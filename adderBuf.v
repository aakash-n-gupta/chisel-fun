==> flow/design.v <==
module adderBuf(
  input         clock,
  input         reset,
  input  [31:0] io_in_a,
  input  [31:0] io_in_b,
  output [32:0] io_sum
);
  reg [31:0] reg_in_a;  
  reg [31:0] reg_in_b;  
  reg [32:0] reg_sum;  
  wire [32:0] sum = reg_in_a + reg_in_b;  
  assign io_sum = reg_sum;  
  always @(posedge clock) begin
    if (reset) begin  
      reg_in_a <= 32'h0;  
    end else begin
      reg_in_a <= io_in_a;  
    end
    if (reset) begin  
      reg_in_b <= 32'h0;  
    end else begin
      reg_in_b <= io_in_b;  
    end
    if (reset) begin  
      reg_sum <= 33'h0;  
    end else begin
      reg_sum <= sum;  
    end
  end
endmodule
# ---- Reports on adderBuf
# The steps from the RTL of adderBuf to its reports follow in flow order.
# Line numbers count from 1 in the design file above.
# Operators carry their Yosys type and port widths (W data, S select, Z words).
# Library cell names are shortened.
# The mark -- stands for no value.
dict set report inputs {
  top_module {adderBuf}
  clock {clock}
  cell_library {sky130hd}
  lib_corner {tt_025C_1v80}
}

# ---- Elaborated design
# Counts by Yosys on the flattened word-level netlist (proc, flatten, opt, wreduce; memories kept). Register bits leave out memories and registers merged into their read ports (data or address); mux counts leave out enables and synchronous resets folded into registers. Print and check cells are left out. Cells with the same type and inputs are merged into one.
dict set report word_totals {
  reg_bits 97
  input_bits 66
  out_inout_bits 33
  word_cells 4
}
dict set report classes {
  add_sub_neg 1
}
# cell n
set op_table {}
lappend op_table {{$add A32 B32 Y33} 1}

# ---- Longest topological paths
# Longest topological path by Yosys (ltp), each cell counted once; first at word level (registers and memories cut), then after technology mapping (sequential cells cut; the memories' decode and read muxes count).
dict set report logic_depth {
  ltp_word 1
  ABC_AREA 0
  ltp_mapped 8
  mapped_depth_nobuf 8
}

# ---- Netlist
# Source: synth_stat.txt of the flow (Yosys; design flattened, memories mapped). It holds for the ABC_AREA given above (unset counts as 0); a run with the other value may have another netlist.
# The area totals of this step are shown rounded.
dict set report mapped {
  cells 496
  yosys_area_um2 4600
  sequential_area_um2 1900
  ff_cells 97
  buffers 24
}
# cell_type n area_total_um2
set types {}
lappend types {dfxtp_1 97 1.94E+03}
lappend types {nor2b_1 77 481.712}
lappend types {ha_1 32 400.384}
lappend types {a21oi_1 41 205.197}
lappend types {nor2_1 33 123.869}
lappend types {o21ai_0 19 95.091}
lappend types {nand2_1 24 90.086}
lappend types {mux2_2 7 78.826}
lappend types {nand4_1 11 68.816}
lappend types {a21o_1 9 67.565}
lappend types {nor3_1 12 60.058}
lappend types {o21a_1 8 60.058}
lappend types {xnor2_1 6 52.55}
lappend types {buf_2 10 50.048}
lappend types {inv_1 12 45.043}
lappend types {nand3_1 9 45.043}
lappend types {a31oi_4 2 42.541}
lappend types {clkbuf_1 11 41.29}
# Other cell types: 50; their cells: 76.

# ---- Timing after synthesis
# Path of least setup slack by OpenSTA after synthesis, without wires, with an ideal clock, recovery checks aside; 20% of the period is set as input and as output delay. Where synthesis merged equal registers, the netlist keeps one of their names.
dict set report synth_timing {
  kind {reg2reg}
  start {register reg_in_a[0]}
  end {register reg_sum[20]}
  period_ns 2.61
  setup_ns 0.123
  launch_ns 0.000
  arrival_ns 2.085
  t_required_ns 2.487
  path_slack_ns 0.402
  delay_ns 2.208
  driving_pins 9
  path_buffers 0
  synth_period_reached_ns 2.208
}
# "delay_ns" = arrival - input delay + setup time.
# "driving_pins": output pins that drive a net of the path, with the launching flip-flop's if there is one; two outputs of one cell count as two.
# "synth_period_reached_ns" = period - worst setup slack (recovery checks aside). The figure is calculated, with input and output delays left at 20% of the set period.
# Between the ends stands the longest chain of elaborated cells between them, by number of cells; it is not shown to be the way that was timed. Of several equally long chains one is given.
# A line is the first line of the expression or statement that the cell stems from. Yosys adds cells for indexed reads and writes and turns some case tables into memories.
dict set report synth_between {
  cell_sequence {dfxtp_1 ha_1 fa_1 a21oi_1 o211ai_1 o211ai_2 nand3_1 a221oi_1 mux2_1}
  elab_chain_cells 1
  cone_cells 1
  cone_lines 1
  cone_classes {add/sub: 1}
}
# item line_no
set synth_lines {}
lappend synth_lines {{from (decl)} 8} ;# reg [31:0] reg_in_a;
lappend synth_lines {{from (assign)} 15} ;# reg_in_a <= 32'h0;
lappend synth_lines {{from (assign)} 17} ;# reg_in_a <= io_in_a;
lappend synth_lines {{$add A32 B32 Y33} 11} ;# wire [32:0] sum = reg_in_a + reg_in_b;
lappend synth_lines {{to (assign)} 25} ;# reg_sum <= 33'h0;
lappend synth_lines {{to (assign)} 27} ;# reg_sum <= sum;
lappend synth_lines {{to (decl)} 10} ;# reg [32:0] reg_sum;

# ---- Path in the finished layout
# From the final timing report of record 1: the path of least setup slack in the routed layout; clock arrival at registers is part of the times.
dict set report layout_timing {
  kind {reg2reg}
  start {register reg_in_a[7]}
  end {register reg_sum[20]}
  period_ns 2.48
  setup_ns 0.11
  launch_ns 0.35
  arrival_ns 2.44
  t_required_ns 2.71
  path_slack_ns 0.27
  driving_pins 8
  path_buffers 0
}
# Between the ends stands the longest chain of elaborated cells between them, by number of cells; it is not shown to be the way that was timed. Of several equally long chains one is given.
dict set report layout_between {
  cell_sequence {dfxtp_1 ha_4 a21oi_1 o21ai_1 a31oi_4 nand3_2 a221oi_2 mux2_1}
  elab_chain_cells 1
  cone_cells 1
  cone_lines 1
  cone_classes {add/sub: 1}
}
# item line_no
set layout_lines {}
lappend layout_lines {{from (decl)} 8} ;# reg [31:0] reg_in_a;
lappend layout_lines {{from (assign)} 15} ;# reg_in_a <= 32'h0;
lappend layout_lines {{from (assign)} 17} ;# reg_in_a <= io_in_a;
lappend layout_lines {{$add A32 B32 Y33} 11} ;# wire [32:0] sum = reg_in_a + reg_in_b;
lappend layout_lines {{to (assign)} 25} ;# reg_sum <= 33'h0;
lappend layout_lines {{to (assign)} 27} ;# reg_sum <= sum;
lappend layout_lines {{to (decl)} 10} ;# reg [32:0] reg_sum;

# Flow measurements of adderBuf on sky130hd: 2 stored runs with different settings, listed in no order. Input and output delays are each 20% of the period that was set; the output load is 0.01 pF.
# "clock_period_reached_ns" = clock period - worst setup slack. The figure is calculated, with input and output delays left at 20% of the set period.
# "worst_setup_path_time_ns" means the part of the period allowed to the worst setup path (the constraints hold back 20% at inputs and 20% at outputs) less its slack; where the path has registers, the arrival times of their clocks count too.
# "power_uw": no workload was simulated; the value follows from the tool's default switching activity.
# Values from the reports are rounded here.
run="record 1" settings period_ns=2.48 CORE_UTILIZATION=22 SETUP_SLACK_MARGIN=0.37 PLACE_DENSITY=0.77 CORE_MARGIN=6 ABC_AREA=0 CTS_CLUSTER_SIZE=27 SLEW_MARGIN=15 CAP_MARGIN=20
run="record 1" results worst_hold_slack_ns=0.59 ys_area_um2=4600 worst_setup_path_time_ns=2.21 worstPathKind="reg2reg" final_stdcell_area_um2=6600 setup_worst_slack_ns=0.27 finish.utilization_pct=32 dieArea_um2=25000 power_uw=3800 setupTns_ns=0.000 clock_period_reached_ns=2.213
run="record 2" settings period_ns=2.44 CORE_UTILIZATION=49 SETUP_SLACK_MARGIN=0.28 PLACE_DENSITY_LB_ADDON=0.07 TNS_END_PERCENT=30 GPL_TIMING_DRIVEN=0 CTS_CLUSTER_SIZE=20 CTS_CLUSTER_DIAMETER=54 CAP_MARGIN=35 SLEW_MARGIN=5 MIN_ROUTING_LAYER="met2" MAX_ROUTING_LAYER="met4" CORE_MARGIN=2
run="record 2" results worst_hold_slack_ns=0.63 ys_area_um2=4600 worst_setup_path_time_ns=2.29 worstPathKind="reg2reg" final_stdcell_area_um2=6400 setup_worst_slack_ns=0.15 finish.utilization_pct=69 dieArea_um2=10000 power_uw=3700 setupTns_ns=0.000 clock_period_reached_ns=2.287
