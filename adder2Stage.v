==> flow/design.v <==
module adderGenerator(
  input  [15:0] io_in_a,
  input  [15:0] io_in_b,
  input         io_carry_in,
  output [15:0] io_sum,
  output        io_carry_out
);
  wire [16:0] _outWire_T = io_in_a + io_in_b;  
  wire [16:0] _GEN_0 = {{16'd0}, io_carry_in};  
  wire [17:0] _outWire_T_1 = _outWire_T + _GEN_0;  
  wire [16:0] outWire = _outWire_T_1[16:0];  
  assign io_sum = outWire[15:0];  
  assign io_carry_out = outWire[16];  
endmodule
module adder2Stage(
  input         clock,
  input         reset,
  input  [31:0] io_in_a,
  input  [31:0] io_in_b,
  output [31:0] io_out_sum,
  output        io_out_carry
);
  wire [15:0] adder0_io_in_a;  
  wire [15:0] adder0_io_in_b;  
  wire  adder0_io_carry_in;  
  wire [15:0] adder0_io_sum;  
  wire  adder0_io_carry_out;  
  wire [15:0] adder1_io_in_a;  
  wire [15:0] adder1_io_in_b;  
  wire  adder1_io_carry_in;  
  wire [15:0] adder1_io_sum;  
  wire  adder1_io_carry_out;  
  reg [15:0] pipeline_reg_a;  
  reg [15:0] pipeline_reg_b;  
  reg  pipeline_cout0;  
  reg [31:0] buffer_out_sum;  
  reg  buffer_out_carry;  
  reg [15:0] pipeline_reg_sum0;  
  wire [31:0] _buffer_out_sum_T = {adder1_io_sum,pipeline_reg_sum0};  
  adderGenerator adder0 (  
    .io_in_a(adder0_io_in_a),
    .io_in_b(adder0_io_in_b),
    .io_carry_in(adder0_io_carry_in),
    .io_sum(adder0_io_sum),
    .io_carry_out(adder0_io_carry_out)
  );
  adderGenerator adder1 (  
    .io_in_a(adder1_io_in_a),
    .io_in_b(adder1_io_in_b),
    .io_carry_in(adder1_io_carry_in),
    .io_sum(adder1_io_sum),
    .io_carry_out(adder1_io_carry_out)
  );
  assign io_out_sum = buffer_out_sum;  
  assign io_out_carry = buffer_out_carry;  
  assign adder0_io_in_a = io_in_a[15:0];  
  assign adder0_io_in_b = io_in_b[15:0];  
  assign adder0_io_carry_in = 1'h0;  
  assign adder1_io_in_a = pipeline_reg_a;  
  assign adder1_io_in_b = pipeline_reg_b;  
  assign adder1_io_carry_in = pipeline_cout0;  
  always @(posedge clock) begin
    if (reset) begin  
      pipeline_reg_a <= 16'h0;  
    end else begin
      pipeline_reg_a <= io_in_a[31:16];  
    end
    if (reset) begin  
      pipeline_reg_b <= 16'h0;  
    end else begin
      pipeline_reg_b <= io_in_b[31:16];  
    end
    if (reset) begin  
      pipeline_cout0 <= 1'h0;  
    end else begin
      pipeline_cout0 <= adder0_io_carry_out;  
    end
    if (reset) begin  
      buffer_out_sum <= 32'h0;  
    end else begin
      buffer_out_sum <= _buffer_out_sum_T;  
    end
    if (reset) begin  
      buffer_out_carry <= 1'h0;  
    end else begin
      buffer_out_carry <= adder1_io_carry_out;  
    end
    if (reset) begin  
      pipeline_reg_sum0 <= 16'h0;  
    end else begin
      pipeline_reg_sum0 <= adder0_io_sum;  
    end
  end
endmodule
---- Step by step through the tools: adder2Stage ----
Tool output for the design above, in the order of the flow.
Line numbers count from 1 in the design file above.
Library cell names are shortened.
The mark - stands for no value.
set-up
  top module .............................. adder2Stage
  clock port .............................. clock
  cell library ............................ sky130hd
  corner .................................. tt_025C_1v80

---- Word-level counts ----
Counts by Yosys on the flattened word-level netlist (proc, flatten, opt, wreduce; memories kept). Register bits leave out memories and registers merged into their read ports (data or address); mux counts leave out enables and synchronous resets folded into registers. Print and check cells are left out. Cells with the same type and inputs are merged into one.
bit counts
  bits in latches ......................... 0
  RAM bits ................................ 0
  bits in registers ....................... 82
  output and inout port bits .............. 33
  word width x clocked read ports ......... 0
  input port bits ......................... 66
  memory bits (read-only) ................. 0
  memories ................................ 0
  cells after elaboration ................. 9
cells by class
  reduce/logical cells .................... 0
  $mul .................................... 0
  multiplexer cells ....................... 0
  bitwise operators ....................... 0
  eq/ne operators ......................... 0
  $add $sub $neg .......................... 3
  shift-type cells ........................ 0
  div/mod/pow operators ................... 0
  magnitude comparators ................... 0
operators by type and width
  kind                     number
  adder 16 x 16 -> 17 bit  2
  adder 17 x 1 -> 17 bit   1

---- Longest topological paths ----
Longest topological path by Yosys (ltp), each cell counted once; first at word level (registers and memories cut), then after technology mapping (sequential cells cut; the memories' decode and read muxes count).
depth
  word-level depth ........................ 2
  ABC_AREA ................................ 0
  gate-level depth with buffers ........... 7
  mapped depth without buffers ............ 7

---- Mapped cells and area ----
Yosys stat after the flow's synthesis: flattened, memories mapped to cells. It holds for the ABC_AREA given above (unset counts as 0); a run with the other value may have another netlist.
cells by type
  cell      number  total area (um^2)
  dfxtp_1   82      1.64E+03
  ha_1      31      387.872
  nor2b_1   56      350.336
  nor2_1    36      135.13
  a21oi_1   22      110.106
  a21o_1    12      90.086
  xor2_1    8       70.067
  nor3_1    13      65.062
  xnor2_1   7       61.309
  fa_1      3       60.058
  clkbuf_1  15      56.304
  nand3_1   11      55.053
  o211ai_1  7       52.55
  o21ai_0   10      50.048
  nand2_1   12      45.043
  o21bai_1  5       37.536
  mux2_1    3       33.782
  nand4_1   5       31.28
Other cell types: 33; their cells: 57.
synthesis totals
  cells in the netlist .................... 395
  area of sequential cells ................ 1641.6 um^2
  flip-flops .............................. 82
  chip area (Yosys) ....................... 3762.4 um^2
By module: a second synthesis without flattening, with its own total; a netlist apart from the flattened one above.
second synthesis, totals
  cell total of the unflattened synthesis .. 352
  area total of the unflattened synthesis .. 3926.3 um^2
Rows give one instance, submodules left out.
modules
  module          times used  cells  area (um^2)
  adder2Stage     1           174    2459.9
  adderGenerator  2           89     733.2

---- Timing after synthesis ----
OpenSTA on the mapped netlist: ideal clock, no wires. The path of least setup slack (recovery checks aside). Input and output delay are each 20% of the period. Register names are those of the netlist, which keeps one name where synthesis merged equal registers.
timing after synthesis
  path kind ............................... input to register
  from .................................... input port io_in_a[0]
  to ...................................... register pipeline_reg_sum0[14]
  period .................................. 3.23 ns
  stages on the path ...................... 7
  path slack .............................. 0.814 ns
  buffers on the path ..................... 0
  delay of the path ....................... 1.769 ns
  arrival ................................. 2.292 ns
  synthesis period reached ................ 2.416 ns
"delay of the path" is the arrival time less input delay plus setup time.
"stages on the path" counts driving pins, that of a launching flip-flop among them; a cell with two outputs on the path counts twice.
"synthesis period reached" is the clock period less the worst setup slack; recovery checks do not enter. This is arithmetic on one report: input and output delays are still those of the set period (20% each).
Between the ends stands the longest chain of elaborated cells between them, by number of cells; it is not shown to be the way that was timed. Of several equally long chains one is given.
Each line given opens the expression or statement behind the cell; cells for indexed reads and writes are added by Yosys, which also makes memories of some case tables.
on the way, after synthesis
  cell sequence ........................... ha_1 > fa_1 > a21o_1 > a221oi_2 > or4_1 > o21ai_1 > mux2_1
  length of the longest elaborated chain .. 1
  elaborated cells on any way between the ends .. 1
ends and longest elaborated chain, after synthesis
  element                  line  RTL
  start, declared          18    input  [31:0] io_in_a,
  adder 16 x 16 -> 17 bit  8     wire [16:0] _outWire_T = io_in_a + io_in_b;
  end, assigned            89    pipeline_reg_sum0 <= 16'h0;
  end, assigned            91    pipeline_reg_sum0 <= adder0_io_sum;
  end, declared            38    reg [15:0] pipeline_reg_sum0;

Subject: flow runs of adder2Stage

Hi,

Top module adder2Stage; platform sky130hd; tools Yosys and OpenROAD; 2 stored runs in no particular order. Input and output delays are each 20% of the period that was set; the output load is 0.01 pF.

---- flow run 1 ----
settings
  period_ns = 1.86
  CORE_UTILIZATION = 64
  SETUP_SLACK_MARGIN = 0.05
  PLACE_DENSITY_LB_ADDON = 0.27
  CORE_MARGIN = 10
  CELL_PAD_IN_SITES_DETAIL_PLACEMENT = 1
  TNS_END_PERCENT = 40
  ABC_AREA = 0
  GPL_ROUTABILITY_DRIVEN = 1
  MAX_ROUTING_LAYER = met5
  CAP_MARGIN = 20
  SLEW_MARGIN = 20
results
  incomplete, placement halted on DPL-0033

---- flow run 2 ----
settings
  period_ns = 3.59
  CORE_UTILIZATION = 45
  SETUP_SLACK_MARGIN = 0.16
  PLACE_DENSITY_LB_ADDON = 0.3
  CELL_PAD_IN_SITES_DETAIL_PLACEMENT = 2
  ABC_AREA = 0
  GPL_TIMING_DRIVEN = 1
  CAP_MARGIN = 5
  SLEW_MARGIN = 20
  CORE_MARGIN = 2
results
  incomplete, placement halted on DPL-0033

Regards
